==> flow/design.v <==
module CLOCK24(CLK, RST, nBUTTON, nHEX0, nHEX1, nHEX2, nHEX3, LEDG);
	input CLK, RST;
	input [2:0] nBUTTON;
	output [6:0] nHEX0, nHEX1, nHEX2, nHEX3;
	output [7:0] LEDG;
	wire mode, select, adjust;
	wire en1hz, sig2hz;
	wire secclr, mininc, hourinc;
	wire secon, minon, houron1, houron10;
	wire [3:0] sec1, min1, hour1;
	wire [2:0] sec10, min10;
	wire [1:0] hour10;
	wire casec, camin;
	BTN_IN BTN_IN(CLK, RST, nBUTTON, {mode, select, adjust});
	CNT1SEC CNT1SEC(CLK, RST, en1hz, sig2hz);
	STATE STATE(CLK, RST, sig2hz, hour1, hour10, mode, select, adjust, 
							secclr, mininc, hourinc, secon, minon, houron1, houron10);
	SECCNT SECCNT(CLK, RST, en1hz, secclr, sec1, sec10, casec);
	MINCNT MINCNT(CLK, RST, casec, mininc, min1, min10, camin);
	HOURCNT HOURCNT(CLK, RST, camin, hourinc, hour1, hour10);
	SEG7DEC MIN1DEC(minon, min1, nHEX0);
	SEG7DEC MIN10DEC(minon, min10, nHEX1);
	SEG7DEC HOUR1DEC(houron1, hour1, nHEX2);
	SEG7DEC HOUR10DEC(houron10, hour10, nHEX3);
	assign LEDG[3:0] = (secon==1'b1) ? sec1 : 4'h0;
	assign LEDG[6:4] = (secon==1'b1) ? sec10 : 3'h0;
	assign LEDG[7] = 1'h0;
endmodule
module BTN_IN(CLK, RST, nBIN, BOUT);
	input CLK, RST;
	input [2:0] nBIN;
	output [2:0] BOUT;
	wire en40hz;
	wire [2:0] tmp;
	reg [20:0] cnt;
	reg [2:0] BOUT;
	reg [2:0] ff1, ff2;
	always @(posedge CLK, posedge RST) begin
		if (RST)
			cnt <= 21'b0;
		else if (en40hz)
			cnt <= 21'b0;
		else
			cnt <= cnt + 21'b1;
	end
	assign en40hz = (cnt==21'd1249999);
	always @(posedge CLK, posedge RST) begin
		if (RST) begin
			ff2 <= 3'b0;
			ff1 <= 3'b0;
		end
		else if (en40hz) begin
			ff2 <= ff1;
			ff1 <= nBIN; 
		end
	end
	assign tmp = ~ff1 & ff2 & {3{en40hz}};
	always @(posedge CLK, posedge RST) begin
		if (RST)
			BOUT <= 3'b0;
		else
			BOUT <= tmp;
	end
endmodule
module CNT1SEC(CLK, RST, EN1HZ, SIG2HZ);
	input CLK, RST;
	output EN1HZ;
	output SIG2HZ;
	reg [25:0] cnt;
	reg SIG2HZ;
	wire [23:0] cnt12499999;
	wire [24:0] cnt24999999;
	wire [25:0] cnt37499999;
	always @(posedge CLK, posedge RST) begin
		if (RST)
			cnt <= 26'd0;
		else if (cnt==26'd49999999)
			cnt <= 26'd0;
		else
			cnt <= cnt+1'b1;
	end
	assign EN1HZ = (cnt==26'd49999999);
	assign cnt12499999 = (cnt==24'd12499999);
	assign cnt24999999 = (cnt==25'd24999999);
	assign cnt37499999 = (cnt==26'd37499999);
	always @(posedge CLK, posedge RST) begin
		if (RST)
			SIG2HZ <= 1'b0;
		else if (cnt12499999 | cnt24999999 | cnt37499999 | EN1HZ)
			SIG2HZ <= ~SIG2HZ;
	end
endmodule
module HOURCNT(CLK, RST, EN, INC, QL, QH);
	input CLK, RST;
	input EN, INC;
	output [3:0] QL;
	output [1:0] QH;
	reg [3:0] QL;
	reg [1:0] QH;
	reg [4:0] cnt;
	always @(posedge CLK, posedge RST) begin
		if (RST)
			cnt <= 5'd0;
		else if (EN==1'b1 || INC==1'b1) begin
			if (cnt==5'd23)
				cnt <= 5'd0;
			else
				cnt <= cnt+1'b1;
		end
	end
	always @* begin
		case (cnt)
			5'd0 : begin QH <= 2'd0; QL <= 4'd0; end
			5'd1 : begin QH <= 2'd0; QL <= 4'd1; end
			5'd2 : begin QH <= 2'd0; QL <= 4'd2; end
			5'd3 : begin QH <= 2'd0; QL <= 4'd3; end
			5'd4 : begin QH <= 2'd0; QL <= 4'd4; end
			5'd5 : begin QH <= 2'd0; QL <= 4'd5; end
			5'd6 : begin QH <= 2'd0; QL <= 4'd6; end
			5'd7 : begin QH <= 2'd0; QL <= 4'd7; end
			5'd8 : begin QH <= 2'd0; QL <= 4'd8; end
			5'd9 : begin QH <= 2'd0; QL <= 4'd9; end
			5'd10 : begin QH <= 2'd1; QL <= 4'd0; end
			5'd11 : begin QH <= 2'd1; QL <= 4'd1; end
			5'd12 : begin QH <= 2'd1; QL <= 4'd2; end
			5'd13 : begin QH <= 2'd1; QL <= 4'd3; end
			5'd14 : begin QH <= 2'd1; QL <= 4'd4; end
			5'd15 : begin QH <= 2'd1; QL <= 4'd5; end
			5'd16 : begin QH <= 2'd1; QL <= 4'd6; end
			5'd17 : begin QH <= 2'd1; QL <= 4'd7; end
			5'd18 : begin QH <= 2'd1; QL <= 4'd8; end
			5'd19 : begin QH <= 2'd1; QL <= 4'd9; end
			5'd20 : begin QH <= 2'd2; QL <= 4'd0; end
			5'd21 : begin QH <= 2'd2; QL <= 4'd1; end
			5'd22 : begin QH <= 2'd2; QL <= 4'd2; end
			5'd23 : begin QH <= 2'd2; QL <= 4'd3; end
			default : begin QH <= 2'bx; QL <= 4'bx; end
		endcase
	end
endmodule
module MINCNT(CLK, RST, EN, INC, QL, QH, CA);
	input CLK, RST;
	input EN, INC;
	output [3:0] QL;
	output [2:0] QH;
	output CA;
	reg [3:0] QL;
	reg [2:0] QH;
	always @(posedge CLK, posedge RST) begin
		if (RST)
			QL <= 4'd0;
		else if (EN==1'b1 || INC==1'b1) begin
			if (QL==4'd9)
				QL <= 4'd0;
			else 
				QL <=	 QL+1'b1;
		end
	end	
	always @(posedge CLK, posedge RST) begin
		if (RST)
			QH <= 3'd0;
		else if ((EN==1'b1 || INC==1'b1) && QL==4'd9) begin
			if (QH==3'd5)
				QH <= 3'd0;
			else 
				QH <=	 QH+1'b1;
		end
	end	
	assign CA = (QL==4'd9 && QH==3'd5 && EN==1'b1);
endmodule
module SECCNT(CLK, RST, EN, CLR, QL, QH, CA);
	input CLK, RST;
	input EN, CLR;
	output [3:0] QL;
	output [2:0] QH;
	output CA;
	reg [3:0] QL;
	reg [2:0] QH;
	always @(posedge CLK, posedge RST) begin
		if (RST)
			QL <= 4'd0;
		else if (CLR)
			QL <= 4'd0;
		else if (EN) begin
			if (QL==4'd9)
				QL <= 4'd0;
			else
				QL <= QL+1'b1;
		end
	end
	always @(posedge CLK, posedge RST) begin
		if (RST)
			QH <= 3'd0;
		else if (CLR)
			QH <= 3'd0;
		else if (EN==1'b1 && QL==4'd9) begin
			if (QH==3'd5)
				QH <= 3'd0;
			else
				QH <= QH+1'b1;
		end
	end
	assign CA = (QL==4'd9 && QH==3'd5 && EN==1'b1);
endmodule
module SEG7DEC(EN, DIN, nHEX);
	input EN;
	input [3:0] DIN;
	output [6:0] nHEX;
	reg [6:0] nHEX;
	always @* begin
		if (EN)
			case(DIN)
				4'h0: nHEX = 7'b1000000;
				4'h1: nHEX = 7'b1111001;
				4'h2: nHEX = 7'b0100100;
				4'h3: nHEX = 7'b0110000;
				4'h4: nHEX = 7'b0011001;
				4'h5: nHEX = 7'b0010010;
				4'h6: nHEX = 7'b0000010;
				4'h7: nHEX = 7'b1011000;
				4'h8: nHEX = 7'b0000000;
				4'h9: nHEX = 7'b0010000;
				default: nHEX = 7'bxxxxxxx;
			endcase
		else 
			nHEX = 7'b1111111;
	end
endmodule
module STATE(CLK, RST, SIG2HZ, HOUR1, HOUR2, MODE, SELECT, ADJUST, 
	SECCLR, MININC, HOURINC, SECON, MINON, HOURON1, HOURON10);
	input CLK, RST;
	input SIG2HZ;
	input [3:0] HOUR1;
	input [1:0] HOUR2;
	input MODE, SELECT, ADJUST;
	output SECCLR, MININC, HOURINC;
	output SECON, MINON, HOURON1, HOURON10;
	reg [1:0] stateCur, stateNxt;
	parameter NORM=2'b00, SEC=2'b01, MIN=2'b10, HOUR=2'b11;
	assign SECCLR = (stateCur==SEC) & ADJUST;
	assign MININC = (stateCur==MIN) & ADJUST;
	assign HOURINC = (stateCur==HOUR) & ADJUST;
	assign SECON = ~((stateCur==SEC) & SIG2HZ);
	assign MINON = ~((stateCur==MIN) & SIG2HZ);
	assign HOURON1 = ~((stateCur==HOUR) & SIG2HZ);
	assign HOURON10 = ~(((stateCur==HOUR) & SIG2HZ) | ((stateCur==NORM) & (HOUR1<10) & (HOUR2<1)));
	always @(posedge CLK, posedge RST) begin
		if (RST)
			stateCur <= NORM;
		else 
			stateCur <= stateNxt;
	end
	always @* begin
		case(stateCur)
			NORM :begin
							if (MODE)
								stateNxt <= SEC;
							else
								stateNxt <= NORM;
						end
			SEC :begin
							if (MODE)
								stateNxt <= NORM;
							else if (SELECT)
								stateNxt <= MIN;
							else
								stateNxt <= SEC;
						end
			MIN :begin
							if (MODE)
								stateNxt <= NORM;
							else if (SELECT)
								stateNxt <= HOUR;
							else
								stateNxt <= MIN; 
						end
			HOUR :begin
							if (MODE)
								stateNxt <= NORM;
							else if (SELECT)
								stateNxt <= SEC;
							else
								stateNxt <= HOUR; 
						end
			default : stateNxt <= 2'bxx;
		endcase
	end
endmodule
Tool chain data of CLOCK24
The steps from the RTL of CLOCK24 to its reports follow in flow order.
Line numbers count from 1 in the design file above.
Library cell names are shortened.
{"block": "inputs", "design": "CLOCK24", "clock": "CLK", "cell_library": "sky130hd", "corner": "tt_025C_1v80"}

After elaboration
Source: Yosys, flattened and elaborated, memories not mapped. Widths are those after wreduce. Registers that Yosys merges into a memory's read port (data or address) are not register bits. Print and check cells do not count. Equal cells are merged and count once.
Memory sizes are those after Yosys's memory passes, which may raise the word count (mostly to a power of two), join words into wider ones and drop unused or constant bits.
{"block": "op_classes", "logic": 16, "n_eq": 13, "add_sub_neg": 7, "n_cmp": 2, "n_mux": 25, "n_reduce_logical": 12}
{"block": "op_table", "operator": "26-bit by 1-bit bitwise OR with 26-bit output", "n": 2}
{"block": "op_table", "operator": "26-bit == test with constant B", "n": 2}
{"block": "op_table", "operator": "7-bit two-way mux", "n": 4}
{"block": "op_table", "operator": "26-bit by 1-bit adder with 26-bit output with constant B", "n": 1}
{"block": "op_table", "operator": "26-bit by 24-bit == test with 1-bit output with constant B", "n": 1}
{"block": "op_table", "operator": "26-bit by 25-bit == test with 1-bit output with constant B", "n": 1}
{"block": "op_table", "operator": "26-bit nonzero test", "n": 1}
{"block": "op_table", "operator": "26-bit two-way mux", "n": 1}
{"block": "op_table", "operator": "21-bit by 1-bit adder with 21-bit output with constant B", "n": 1}
{"block": "op_table", "operator": "21-bit == test with constant B", "n": 1}
{"block": "op_table", "operator": "21-bit two-way mux", "n": 1}
{"block": "op_table", "operator": "4-bit two-way mux", "n": 5}
{"block": "op_table", "operator": "3-bit two-way mux", "n": 5}
{"block": "op_table", "operator": "2-bit two-way mux", "n": 5}
{"block": "op_table", "operator": "1-bit bitwise AND", "n": 8}
{"block": "op_table", "operator": "4-bit by 1-bit adder with 4-bit output with constant B", "n": 2}
{"block": "op_table", "operator": "4-bit == test with constant B", "n": 2}
{"block": "op_table", "operator": "2-bit case mux with 4-bit select", "n": 1}
{"block": "op_table", "operator": "1-bit logical AND", "n": 6}
{"block": "op_table", "operator": "3-bit by 1-bit adder with 3-bit output with constant B", "n": 2}
{"block": "op_table", "operator": "3-bit == test with constant B", "n": 2}
{"block": "op_table", "operator": "3-bit bitwise AND", "n": 2}
{"block": "op_table", "operator": "5-bit by 1-bit adder with 5-bit output with constant B", "n": 1}
{"block": "op_table", "operator": "5-bit == test with constant B", "n": 1}
{"block": "op_table", "operator": "5-bit two-way mux", "n": 1}
{"block": "op_table", "operator": "2-bit == test with constant B", "n": 2}
{"block": "op_table", "operator": "2-bit nonzero test", "n": 2}
{"block": "op_table", "operator": "4-bit less-than comparator with constant B", "n": 1}
Other operator kinds: 8; their cells: 11.
{"block": "word_totals", "mem_count": 5, "inputBits": 5, "ff_bits": 78, "elab_cells": 92, "romBits": 640}
{"block": "mem_list", "name": "(name not given)", "size": 32, "word_bits": 6, "read_ports": 1, "write_ports": 0, "line": 112, "rtl": "case (cnt)"}
{"block": "mem_list", "name": "(name not given)", "size": 16, "word_bits": 7, "read_ports": 1, "write_ports": 0, "line": 212, "rtl": "case(DIN)"}
{"block": "mem_list", "name": "(name not given)", "size": 16, "word_bits": 7, "read_ports": 1, "write_ports": 0, "line": 212}
{"block": "mem_list", "name": "(name not given)", "size": 16, "word_bits": 7, "read_ports": 1, "write_ports": 0, "line": 212}
{"block": "mem_list", "name": "(name not given)", "size": 16, "word_bits": 7, "read_ports": 1, "write_ports": 0, "line": 212}

Logic depth
Yosys ltp: most cells in a row. Word level: on the elaborated netlist, between registers, memories and ports. Mapped: between sequential cells and ports; inverters and the memories' decode and read muxes count.
{"block": "logic_depth", "depth_word": 5, "ABC_AREA": 0, "depth_mapped": 8, "mapped_depth_nobuf": 8}

Synthesis result
Source: synth_stat.txt of the flow (Yosys; design flattened, memories mapped). It holds for the ABC_AREA given above (unset counts as 0); a run with the other value may have another netlist.
{"block": "synth_totals", "stdcells": 493, "flip_flops": 80, "synth_area_um2": 4740.8, "sequential_area_um2": 2003.2}
{"block": "types", "cell": "dfrtp_1", "n": 79, "area_total_um2": 1.98E+03}
{"block": "types", "cell": "ha_1", "n": 26, "area_total_um2": 325.312}
{"block": "types", "cell": "xor2_1", "n": 21, "area_total_um2": 183.926}
{"block": "types", "cell": "nand2_1", "n": 48, "area_total_um2": 180.173}
{"block": "types", "cell": "o21ai_0", "n": 32, "area_total_um2": 160.154}
{"block": "types", "cell": "nand3_1", "n": 29, "area_total_um2": 145.139}
{"block": "types", "cell": "nor2_1", "n": 38, "area_total_um2": 142.637}
{"block": "types", "cell": "mux2i_1", "n": 14, "area_total_um2": 140.134}
{"block": "types", "cell": "xnor2_1", "n": 16, "area_total_um2": 140.134}
{"block": "types", "cell": "mux2_2", "n": 11, "area_total_um2": 123.869}
{"block": "types", "cell": "a21oi_1", "n": 20, "area_total_um2": 100.096}
{"block": "types", "cell": "and3_1", "n": 12, "area_total_um2": 75.072}
{"block": "types", "cell": "inv_1", "n": 19, "area_total_um2": 71.318}
{"block": "types", "cell": "nand4_1", "n": 11, "area_total_um2": 68.816}
{"block": "types", "cell": "and2_1", "n": 9, "area_total_um2": 56.304}
{"block": "types", "cell": "or3_1", "n": 9, "area_total_um2": 56.304}
{"block": "types", "cell": "buf_6", "n": 4, "area_total_um2": 45.043}
{"block": "types", "cell": "nor3b_1", "n": 5, "area_total_um2": 37.536}
Other cell types: 48; their cells: 90.
The figures by module come from a second, unflattened synthesis with its own total; it is not the netlist above.
{"block": "hier_totals", "cells_unflattened": 499, "area_unflattened_um2": 4817.1}
Each row is one instance without its submodules.
{"block": "modules", "module": "CNT1SEC", "area_um2": 1411.4, "n_cells": 138, "n_inst": 1}
{"block": "modules", "module": "BTN_IN", "area_um2": 1348.8, "n_cells": 118, "n_inst": 1}
{"block": "modules", "module": "SEG7DEC", "area_um2": 162.7, "n_cells": 24, "n_inst": 4}
{"block": "modules", "module": "HOURCNT", "area_um2": 392.9, "n_cells": 41, "n_inst": 1}
{"block": "modules", "module": "SECCNT", "area_um2": 389.1, "n_cells": 39, "n_inst": 1}
{"block": "modules", "module": "MINCNT", "area_um2": 356.6, "n_cells": 34, "n_inst": 1}
{"block": "modules", "module": "STATE", "area_um2": 212.7, "n_cells": 24, "n_inst": 1}
{"block": "modules", "module": "CLOCK24", "area_um2": 55.1, "n_cells": 9, "n_inst": 1}

Path before layout
Path of least setup slack by OpenSTA after synthesis, without wires, with an ideal clock, recovery checks aside; 20% of the period is set as input and as output delay. Where synthesis merged equal registers, the netlist keeps one of their names.
{"block": "synth_path", "path_kind": "flip-flop to output port", "startpoint": "reg HOURCNT.cnt[2]", "endpoint": "out nHEX3[3]", "t_first_pin_ns": 0.000, "output_delay_ns": 0.800, "tclk_ns": 4.0, "path_slack_ns": 1.132, "arrival_ns": 2.068, "n_path_buf": 1, "path_delay_ns": 2.068, "stages": 8, "synth_period_reached_ns": 2.868}
"path_delay_ns" = arrival - input delay + setup time.
At an output port there is no setup time.
"stages": output pins that drive a net of the path, with the launching flip-flop's if there is one; two outputs of one cell count as two.
"synth_period_reached_ns" is the clock period less the worst setup slack; recovery checks do not enter. This is arithmetic on one report: input and output delays are still those of the set period (20% each).
Between the ends stands the longest chain of elaborated cells between them, by number of cells; it is not shown to be the way that was timed. Of several equally long chains one is given.
Each line given opens the expression or statement behind the cell; cells for indexed reads and writes are added by Yosys, which also makes memories of some case tables.
A memory read counts as a cell of the chain, while the word-level depth stops at memories.
A register here has more assigning lines than the two given.
{"block": "synth_between", "cell_sequence": "dfrtp_1 ha_1 mux2_2 mux2i_1 a21boi_0 o2bb2ai_1 o21ai_0 buf_4", "elab_chain_len": 6, "cone_cells": 8, "cone_lines": 4}
{"block": "synth_rtl", "item": "from (decl)", "line": 100, "rtl": "reg [4:0] cnt;"}
{"block": "synth_rtl", "item": "from (assign)", "line": 103, "rtl": "cnt <= 5'd0;"}
{"block": "synth_rtl", "item": "from (assign)", "line": 108, "rtl": "cnt <= cnt+1'b1;"}
{"block": "synth_rtl", "item": "memory 32 x 6 bit", "line": 112, "rtl": "case (cnt)"}
{"block": "synth_rtl", "item": "4-bit less-than comparator", "line": 246, "rtl": "assign HOURON10 = ~(((stateCur==HOUR) & SIG2HZ) | ((stateCur==NORM) & (HOUR1<10) & (HOUR2<1)));"}
{"block": "synth_rtl", "item": "1-bit bitwise AND x2", "line": 246}
{"block": "synth_rtl", "item": "1-bit bitwise OR", "line": 246}
{"block": "synth_rtl", "item": "7-bit two-way mux", "line": 211, "rtl": "if (EN)"}
{"block": "synth_rtl", "item": "to (decl)", "line": 4, "rtl": "output [6:0] nHEX0, nHEX1, nHEX2, nHEX3;"}

Path in the finished layout
From the final timing report of run A: the path of least setup slack in the routed layout; clock arrival at registers is part of the times.
{"block": "layout_path", "path_kind": "flip-flop to output port", "startpoint": "reg HOURCNT.cnt[2]", "endpoint": "out nHEX2[4]", "arrival_ns": 2.22, "stages": 9, "n_path_buf": 3, "path_slack_ns": -0.11, "tclk_ns": 2.63, "t_first_pin_ns": 0.33, "output_delay_ns": 0.53}
Between the ends stands the longest chain of elaborated cells between them, by number of cells; it is not shown to be the way that was timed. Of several equally long chains one is given.
A memory read counts as a cell of the chain, while the word-level depth stops at memories.
A register here has more assigning lines than the two given.
{"block": "layout_between", "cell_sequence": "dfrtp_1 buf_4 ha_1 mux2i_1 mux2i_1 buf_4 ha_1 o311ai_0 dlygate4sd2_1", "elab_chain_len": 3, "cone_cells": 3, "cone_lines": 3}
{"block": "layout_rtl", "item": "from (decl)", "line": 100, "rtl": "reg [4:0] cnt;"}
{"block": "layout_rtl", "item": "from (assign)", "line": 103, "rtl": "cnt <= 5'd0;"}
{"block": "layout_rtl", "item": "from (assign)", "line": 108, "rtl": "cnt <= cnt+1'b1;"}
{"block": "layout_rtl", "item": "memory 32 x 6 bit", "line": 112, "rtl": "case (cnt)"}
{"block": "layout_rtl", "item": "memory 16 x 7 bit", "line": 212, "rtl": "case(DIN)"}
{"block": "layout_rtl", "item": "7-bit two-way mux", "line": 211, "rtl": "if (EN)"}
{"block": "layout_rtl", "item": "to (decl)", "line": 4, "rtl": "output [6:0] nHEX0, nHEX1, nHEX2, nHEX3;"}

## Implementation results

2 stored runs of CLOCK24 in the flow (synthesis by Yosys, layout by OpenROAD, sky130hd cells), in arbitrary order. Constraints: input delay and output delay 20% of the set period each, output load 0.01 pF.
"period_less_ws_ns": clock period set for the run, less the worst setup slack. It is reckoned from that one timing run; input and output delays stay at 20% of the period that was set.
By "worst_setup_path_time_ns" is meant the share of the clock period that the worst setup path is allowed (20% is reserved at inputs, 20% at outputs), minus its slack. Clock arrival times at its registers enter into it.
"final_power_mw" rests on the timing tool's default activity at the inputs, not on a simulated workload.

Run A
==> flow/run.sh <==
#!/bin/bash
# the make line also repeats the synthesis and layout settings of config.mk as NAME=value (left out here)
make -C /OpenROAD-flow-scripts/flow DESIGN_CONFIG=/design/flow/config.mk WORK_HOME=/design/flow/orfs CLKGATE_MAP_FILE= finish
==> flow/config.mk <==
export PLATFORM = sky130hd
export DESIGN_NAME = CLOCK24
export DESIGN_NICKNAME = CLOCK24
export VERILOG_FILES = /design/flow/design.v
export SDC_FILE = /design/flow/constraint.sdc
export NUM_CORES = 4
export LEC_CHECK = 0
export CAP_MARGIN = 20
export CORE_MARGIN = 2
export CORE_UTILIZATION = 40
export SETUP_SLACK_MARGIN = -0.22
export SLEW_MARGIN = 20
==> flow/constraint.sdc <==
create_clock -name core_clock -period 2.63 [get_ports {CLK}]
set_input_delay 0.5260 -clock core_clock [delete_from_list [all_inputs] [get_ports {CLK}]]
set_output_delay 0.5260 -clock core_clock [all_outputs]
set_load 0.01 [all_outputs]

==> results of run A, as JSON <==
{
  "yosys_chip_area_um2": 4740.8,
  "die_um2": 12738.5,
  "finish.stdcell_area_um2": 5723.0,
  "finish.utilization_pct": 49.7,
  "worst_setup_slack_ns": -0.115,
  "tns_ns": -0.449,
  "hold_ws_ns": 0.454,
  "final_power_mw": 2.667,
  "period_less_ws_ns": 2.745,
  "worst_setup_path_time_ns": 2.22,
  "path_kind": "flip-flop to output port"
}

Run B
==> flow/run.sh <==
#!/bin/bash
# the make line also repeats the synthesis and layout settings of config.mk as NAME=value (left out here)
make -C /OpenROAD-flow-scripts/flow DESIGN_CONFIG=/design/flow/config.mk WORK_HOME=/design/flow/orfs CLKGATE_MAP_FILE= finish
==> flow/config.mk <==
export PLATFORM = sky130hd
export DESIGN_NAME = CLOCK24
export DESIGN_NICKNAME = CLOCK24
export VERILOG_FILES = /design/flow/design.v
export SDC_FILE = /design/flow/constraint.sdc
export NUM_CORES = 4
export LEC_CHECK = 0
export ABC_AREA = 1
export CAP_MARGIN = 40
export CELL_PAD_IN_SITES_DETAIL_PLACEMENT = 0
export CORE_ASPECT_RATIO = 0.66
export CORE_MARGIN = 3
export CORE_UTILIZATION = 49
export CTS_CLUSTER_SIZE = 23
export GPL_ROUTABILITY_DRIVEN = 1
export PLACE_DENSITY = 0.72
export SETUP_SLACK_MARGIN = -0.07
export SLEW_MARGIN = 30
==> flow/constraint.sdc <==
create_clock -name core_clock -period 2.7 [get_ports {CLK}]
set_input_delay 0.5400 -clock core_clock [delete_from_list [all_inputs] [get_ports {CLK}]]
set_output_delay 0.5400 -clock core_clock [all_outputs]
set_load 0.01 [all_outputs]

==> results of run B, as JSON <==
{
  "yosys_chip_area_um2": 5267.6,
  "die_um2": 12057.0,
  "finish.stdcell_area_um2": 6177.2,
  "finish.utilization_pct": 59.6,
  "worst_setup_slack_ns": 0.019,
  "tns_ns": 0.000,
  "hold_ws_ns": 0.467,
  "final_power_mw": 2.476,
  "period_less_ws_ns": 2.681,
  "worst_setup_path_time_ns": 2.14,
  "path_kind": "flip-flop to output port"
}
